==> flow/design.v <==
`timescale 1ns / 1ps
module LecturaRTC(
    input [7:0] ADin,
	 input clock,
	 input reset,
	 input chs,
	 input format,
	 output reg [7:0] ADout,
    output reg ad,
    output reg wr,
    output reg rd,
    output reg cs,
	 output reg [7:0]hora,
	 output reg [7:0]min,
	 output reg [7:0]seg,
	 output reg [7:0]dia,
	 output reg [7:0]mes,
	 output reg [7:0]year,
	 output reg [7:0]horacrono,
	 output reg [7:0]mincrono,
	 output reg [7:0]segcrono,
	 output reg AmPm,
	 output reg Pup
    );
reg [5:0]cont;
reg [3:0]contadd;
reg [7:0]dir;
reg chsref;
always @(posedge clock)
begin
	if (reset)
	begin
	ad<=1'h1;
	wr<=1'h1;
	rd<=1'h1;
	cs<=1'h1;
	ADout<=8'hff;
	cont<=0;
	AmPm<=0;
	contadd<=0;
	hora<=8'b10000000;
	min<=0;
	seg<=0;
	dia<=0;
	mes<=0;
	year<=0;
	horacrono<=0;
	mincrono<=0;
	segcrono<=0;
	chsref<=0;
	dir<=8'hff;
	Pup<=0;
	end
	else if (chs>chsref) chsref<=chs;
	else if (chsref) 
	begin
	if (cont==0)
	begin
	case (contadd)
		4'b0000:dir<=8'hf0;
		4'b0001:dir<=8'h26;
		4'b0010:dir<=8'h25;
		4'b0011:dir<=8'h24;
		4'b0100:dir<=8'h23;
		4'b0101:dir<=8'h22;
		4'b0110:dir<=8'h21;
		4'b0111:dir<=8'h43;
		4'b1000:dir<=8'h42;
		4'b1001:dir<=8'h41;
		default dir<=8'hf0;
	endcase
	ad<=1;
	wr<=1;
	rd<=1;
	cs<=1;
	Pup<=0;
	cont<=cont+1'b1;
	end
	else if (cont==1)
	begin
		ad<=0;
		cont<=cont+1'b1;
	end
	else if(cont==2)
		begin
		cs<=0;
		cont<=cont+1'b1;
		end
	else if (cont==3)
		begin
		wr<=0;
		cont<=cont+1'b1;
		end
	else if (cont==4)
		begin
		Pup<=0;
		ADout<=dir;
		cont<=cont+1'b1;
		end
	else if (cont==9)
		begin
		wr<=1;
		cont<=cont+1'b1;
		end
	else if (cont==10)
		begin
		cs<=1;
		cont<=cont+1'b1;
		end
	else if (cont==11)
		begin
		ad<=1;
		cont<=cont+1'b1;
		end
	else if (cont==13)
		begin
		ADout<=8'hff;
		Pup<=1;
		cont<=cont+1'b1;
		end
	else if (cont==21)
		begin
		cs<=0;
		cont<=cont+1'b1;
		end
	else if (cont==22)
		begin
		rd<=0;
		cont<=cont+1'b1;
		end
	else if (cont==28)
		begin
		rd<=1;
		cont<=cont+1'b1;
		end
	else if (cont==29)
		begin
		case (contadd)
		4'b0001:year<=ADin;
		4'b0010:mes<=ADin;
		4'b0011:dia<=ADin;
		4'b0100:begin
					if (ADin[6:0]==7'h00&&format==1)hora[6:0]<=7'h12;
					else hora[6:0]<=ADin[6:0];
					hora[7]<=0;
					if (ADin[6:0]==7'h12&&format==1)AmPm<=1;
					else AmPm<=ADin[7];
					end
		4'b0101:min<=ADin;
		4'b0110:seg<=ADin;
		4'b0111:horacrono<=ADin;
		4'b1000:mincrono<=ADin;
		4'b1001:segcrono<=ADin;
		default ADout<=8'hff;
		endcase
		cs<=1;
		cont<=cont+1'b1;
		end
	else if (cont==40)
		begin
		cont<=0;
		contadd<=contadd+1'b1;
		end
	else cont<=cont+1'b1;
	if (contadd==10)
		begin
		contadd<=0;
		cont<=0;
		chsref<=0;
		Pup<=0;
		end
	end
	else
	begin
	ADout<=8'hff;
	cs<=1'h1;
	ad<=1'h1;
	wr<=1'h1;
	rd<=1'h1;
	cont<=0;
	contadd<=0;
	end
end
endmodule
* Step by step through the tools: LecturaRTC
Tool output for the design above, in the order of the flow. Line numbers count from 1 in the design file above. Operators: Yosys type, input widths -> output width; for muxes data width and select width s. Library cell names are shortened. Not given: -
Set-up: design top LecturaRTC, clock input clock, standard-cell library sky130hd, corner tt_025C_1v80

* Word-level counts
Source: Yosys, flattened and elaborated, memories not mapped. Widths are those after wreduce. Registers that Yosys merges into a memory's read port (data or address) are not register bits. Print and check cells do not count. Equal cells are merged and count once. Memory sizes are those after Yosys's memory passes, which may raise the word count (mostly to a power of two), join words into wider ones and drop unused or constant bits.
Storage and ports: cells after elaboration 248, bits in registers 105, input bits 12, memory bits (read-only) 112, output and inout bits 86, memory cells 1, word width x clocked read ports 7
Memories:
- (name not given) | words 16, width 7, rd ports 1, wr ports 0, line 59 | case (contadd)
Operators by class: bitwise operators 13, reductions and logical operators 23, $add $sub $neg 2, equal/unequal tests 82, order comparisons 1, mux-type cells 105
Operators by type and width (count):
- $reduce_and 16->1 | 9
- $mux 8 | 15
- $mux 6 | 16
- $mux 4 | 16
- $mux 1 | 57
- $ne 3x2->1 const B | 16
- $ne 4x4->1 const B | 12
- $ne 3x3->1 const B | 12
- $eq 6x4->1 const B | 4
- $eq 6x5->1 const B | 4
- $ne 4x1->1 const B | 4
- $eq 4x3->1 const B | 4
- $reduce_and 15->1 | 1
- $not 1->1 | 13
- $reduce_and 13->1 | 1
- $ne 4x3->1 const B | 3
- $eq 4x4->1 const B | 3
- $eq 6x2->1 const B | 2
- $ne 6x6->1 const B | 2
- $reduce_and 11->1 | 1
- $reduce_and 10->1 | 1
- $ne 5x5->1 const B | 2
- $reduce_and 9->1 | 1
- $reduce_or 9->1 | 1
- $ne 2x2->1 const B | 4
- $eq 4x2->1 const B | 2
- $eq 7x5->1 const B | 1
- $logic_not 7->1 | 1
Not listed: further kinds 17, cells in them 18.

* Depth
Yosys ltp: most cells in a row. Word level: on the elaborated netlist, between registers, memories and ports. Mapped: between sequential cells and ports; inverters and the memories' decode and read muxes count.
Logic depth: word-level depth 17, ABC_AREA 0, mapped depth 10, gate-level depth less buffers 7

* Synthesis result
Source: synth_stat.txt of the flow (Yosys; design flattened, memories mapped). It holds for the ABC_AREA given above (unset counts as 0); a run with the other value may have another netlist. The area totals of this step are shown rounded.
Mapped netlist: flip-flops 103, cells in the netlist 486, buffers 40, chip area (Yosys) 4466 um^2, sequential part of the area 2062 um^2
Cells by type:
- dfxtp_1 | count 103, area in all 2.06E+03 um^2
- mux2i_1 | count 64, area in all 640.614 um^2
- nor2_1 | count 105, area in all 394.128 um^2
- a21oi_1 | count 24, area in all 120.115 um^2
- nand2_1 | count 24, area in all 90.086 um^2
- clkbuf_1 | count 19, area in all 71.318 um^2
- buf_2 | count 13, area in all 65.062 um^2
- nand3_2 | count 6, area in all 60.058 um^2
- nor2b_1 | count 9, area in all 56.304 um^2
- a211o_1 | count 6, area in all 52.55 um^2
- ha_1 | count 4, area in all 50.048 um^2
- buf_6 | count 4, area in all 45.043 um^2
- nand2b_1 | count 7, area in all 43.792 um^2
- nor3_1 | count 8, area in all 40.038 um^2
- nor4_1 | count 6, area in all 37.536 um^2
- a311oi_1 | count 4, area in all 35.034 um^2
- nand3_1 | count 7, area in all 35.034 um^2
- and3_1 | count 5, area in all 31.28 um^2
Other cell types: 40; their cells: 68.

* Path before layout
Source: OpenSTA report_checks on the synthesized netlist (no wires, ideal clock, input and output delay 20% of the period each), path of least setup slack; recovery checks are left aside. Register names are those of the netlist, which keeps one name where synthesis merged equal registers.
Timing path post-synthesis: kind register to register, from register cont[1], to register horacrono[1], stages on the path 11, data arrival time 1.818 ns, setup slack 0.104 ns, setup time 0.128 ns, buffers on the path 3, clock period 2.05 ns, path delay 1.946 ns, data required time 1.922 ns, launch time at the first pin 0.000 ns, period reached after synthesis 1.946 ns
"path delay" is the arrival time less input delay plus setup time. "stages on the path" counts driving pins, that of a launching flip-flop among them; a cell with two outputs on the path counts twice. "period reached after synthesis" = period - worst setup slack (recovery checks aside). The figure is calculated, with input and output delays left at 20% of the set period. Between the ends stands the longest chain of elaborated cells between them, by number of cells; it is not shown to be the way that was timed. Of several equally long chains one is given. A line is the first line of the expression or statement that the cell stems from. Yosys adds cells for indexed reads and writes and turns some case tables into memories. A register here has more assigning lines than the two given.
On the way, post-synthesis: cell sequence dfxtp_1 -> inv_1 -> ha_1 -> buf_4 -> and3_1 -> and4_1 -> buf_6 -> and4_1 -> buf_6 -> mux2i_1 -> nor2_1, length of the longest elaborated chain 3, elaborated cells on any way between the ends 26, RTL lines with such cells 13, classes of those cells 12 x eq/ne; 12 x logic; 2 x reduce/logical
RTL lines, path post-synthesis:
- start, declared | line 25 | reg [5:0]cont;
- start, assigned | line 77 | cont<=cont+1'b1;
- start, assigned | line 82 | cont<=cont+1'b1;
- $logic_not 6->1 | line 57 | if (cont==0)
- $not 1->1
- $reduce_and 16->1
- end, assigned | line 47 | horacrono<=0;
- end, assigned | line 151 | 4'b0111:horacrono<=ADin;
- end, declared | line 19 | output reg [7:0]horacrono,

* Timing after layout
From the final timing report of record 1: the path of least setup slack in the routed layout; clock arrival at registers is part of the times.
Timing path after layout: kind register to register, from register cont[1], to register horacrono[2], data required time 3.28 ns, setup time 0.12 ns, launch time at the first pin 0.35 ns, stages on the path 8, data arrival time 2.35 ns, buffers on the path 0, setup slack 0.93 ns, clock period 3.05 ns
Between the ends stands the longest chain of elaborated cells between them, by number of cells; it is not shown to be the way that was timed. Of several equally long chains one is given. A register here has more assigning lines than the two given.
On the way, after layout: cell sequence dfxtp_2 -> inv_1 -> ha_2 -> and3_1 -> and4_4 -> and4_4 -> mux2i_1 -> nor2_1, length of the longest elaborated chain 3, elaborated cells on any way between the ends 26, RTL lines with such cells 13, classes of those cells 12 x eq/ne; 12 x logic; 2 x reduce/logical
RTL lines, path after layout:
- start, declared | line 25 | reg [5:0]cont;
- start, assigned | line 77 | cont<=cont+1'b1;
- start, assigned | line 82 | cont<=cont+1'b1;
- $logic_not 6->1 | line 57 | if (cont==0)
- $not 1->1
- $reduce_and 16->1
- end, assigned | line 47 | horacrono<=0;
- end, assigned | line 151 | 4'b0111:horacrono<=ADin;
- end, declared | line 19 | output reg [7:0]horacrono,

# Flow runs of LecturaRTC

Measured results for LecturaRTC: 2 stored runs of the Yosys and OpenROAD flow on sky130hd. The settings differ; the order carries no meaning. The constraints put input and output delay at 20% of the set period each and load the outputs with 0.01 pF.
"time of the worst setup path" means the part of the period allowed to the worst setup path (the constraints hold back 20% at inputs and 20% at outputs) less its slack; where the path has registers, the arrival times of their clocks count too.
"total power after layout" rests on the timing tool's default activity at the inputs, not on a simulated workload.
Measured values are rounded.

* Record 1 | settings: period_ns 3.05; CORE_UTILIZATION 27; SETUP_SLACK_MARGIN 0.76; PLACE_DENSITY_LB_ADDON 0.08; CORE_MARGIN 5; ABC_AREA 0; GPL_TIMING_DRIVEN 1; GPL_ROUTABILITY_DRIVEN 1; CTS_CLUSTER_DIAMETER 225; SLEW_MARGIN 10; MAX_ROUTING_LAYER met5; CAP_MARGIN 20 | results: synthesis area 4466 um^2; die area 19210 um^2; standard-cell area after routing 5948 um^2; lowest setup slack 0.932 ns; total negative slack on setup checks 0.000 ns; worst hold slack after layout 0.462 ns; total power after layout 2.710 mW; time of the worst setup path 2.12 ns; critical path type register to register
* Record 2 | settings: period_ns 2.33; CORE_UTILIZATION 16; SETUP_SLACK_MARGIN 0.4; PLACE_DENSITY_LB_ADDON 0.25; HOLD_SLACK_MARGIN 0.04; CELL_PAD_IN_SITES_GLOBAL_PLACEMENT 1; CELL_PAD_IN_SITES_DETAIL_PLACEMENT 1; ABC_AREA 1; GPL_ROUTABILITY_DRIVEN 1; CTS_CLUSTER_SIZE 72; CAP_MARGIN 5; CORE_MARGIN 2; SLEW_MARGIN 20 | results: synthesis area 4907 um^2; die area 32090 um^2; standard-cell area after routing 7093 um^2; lowest setup slack 0.492 ns; total negative slack on setup checks 0.000 ns; worst hold slack after layout 0.460 ns; total power after layout 3.875 mW; time of the worst setup path 1.84 ns; critical path type register to register
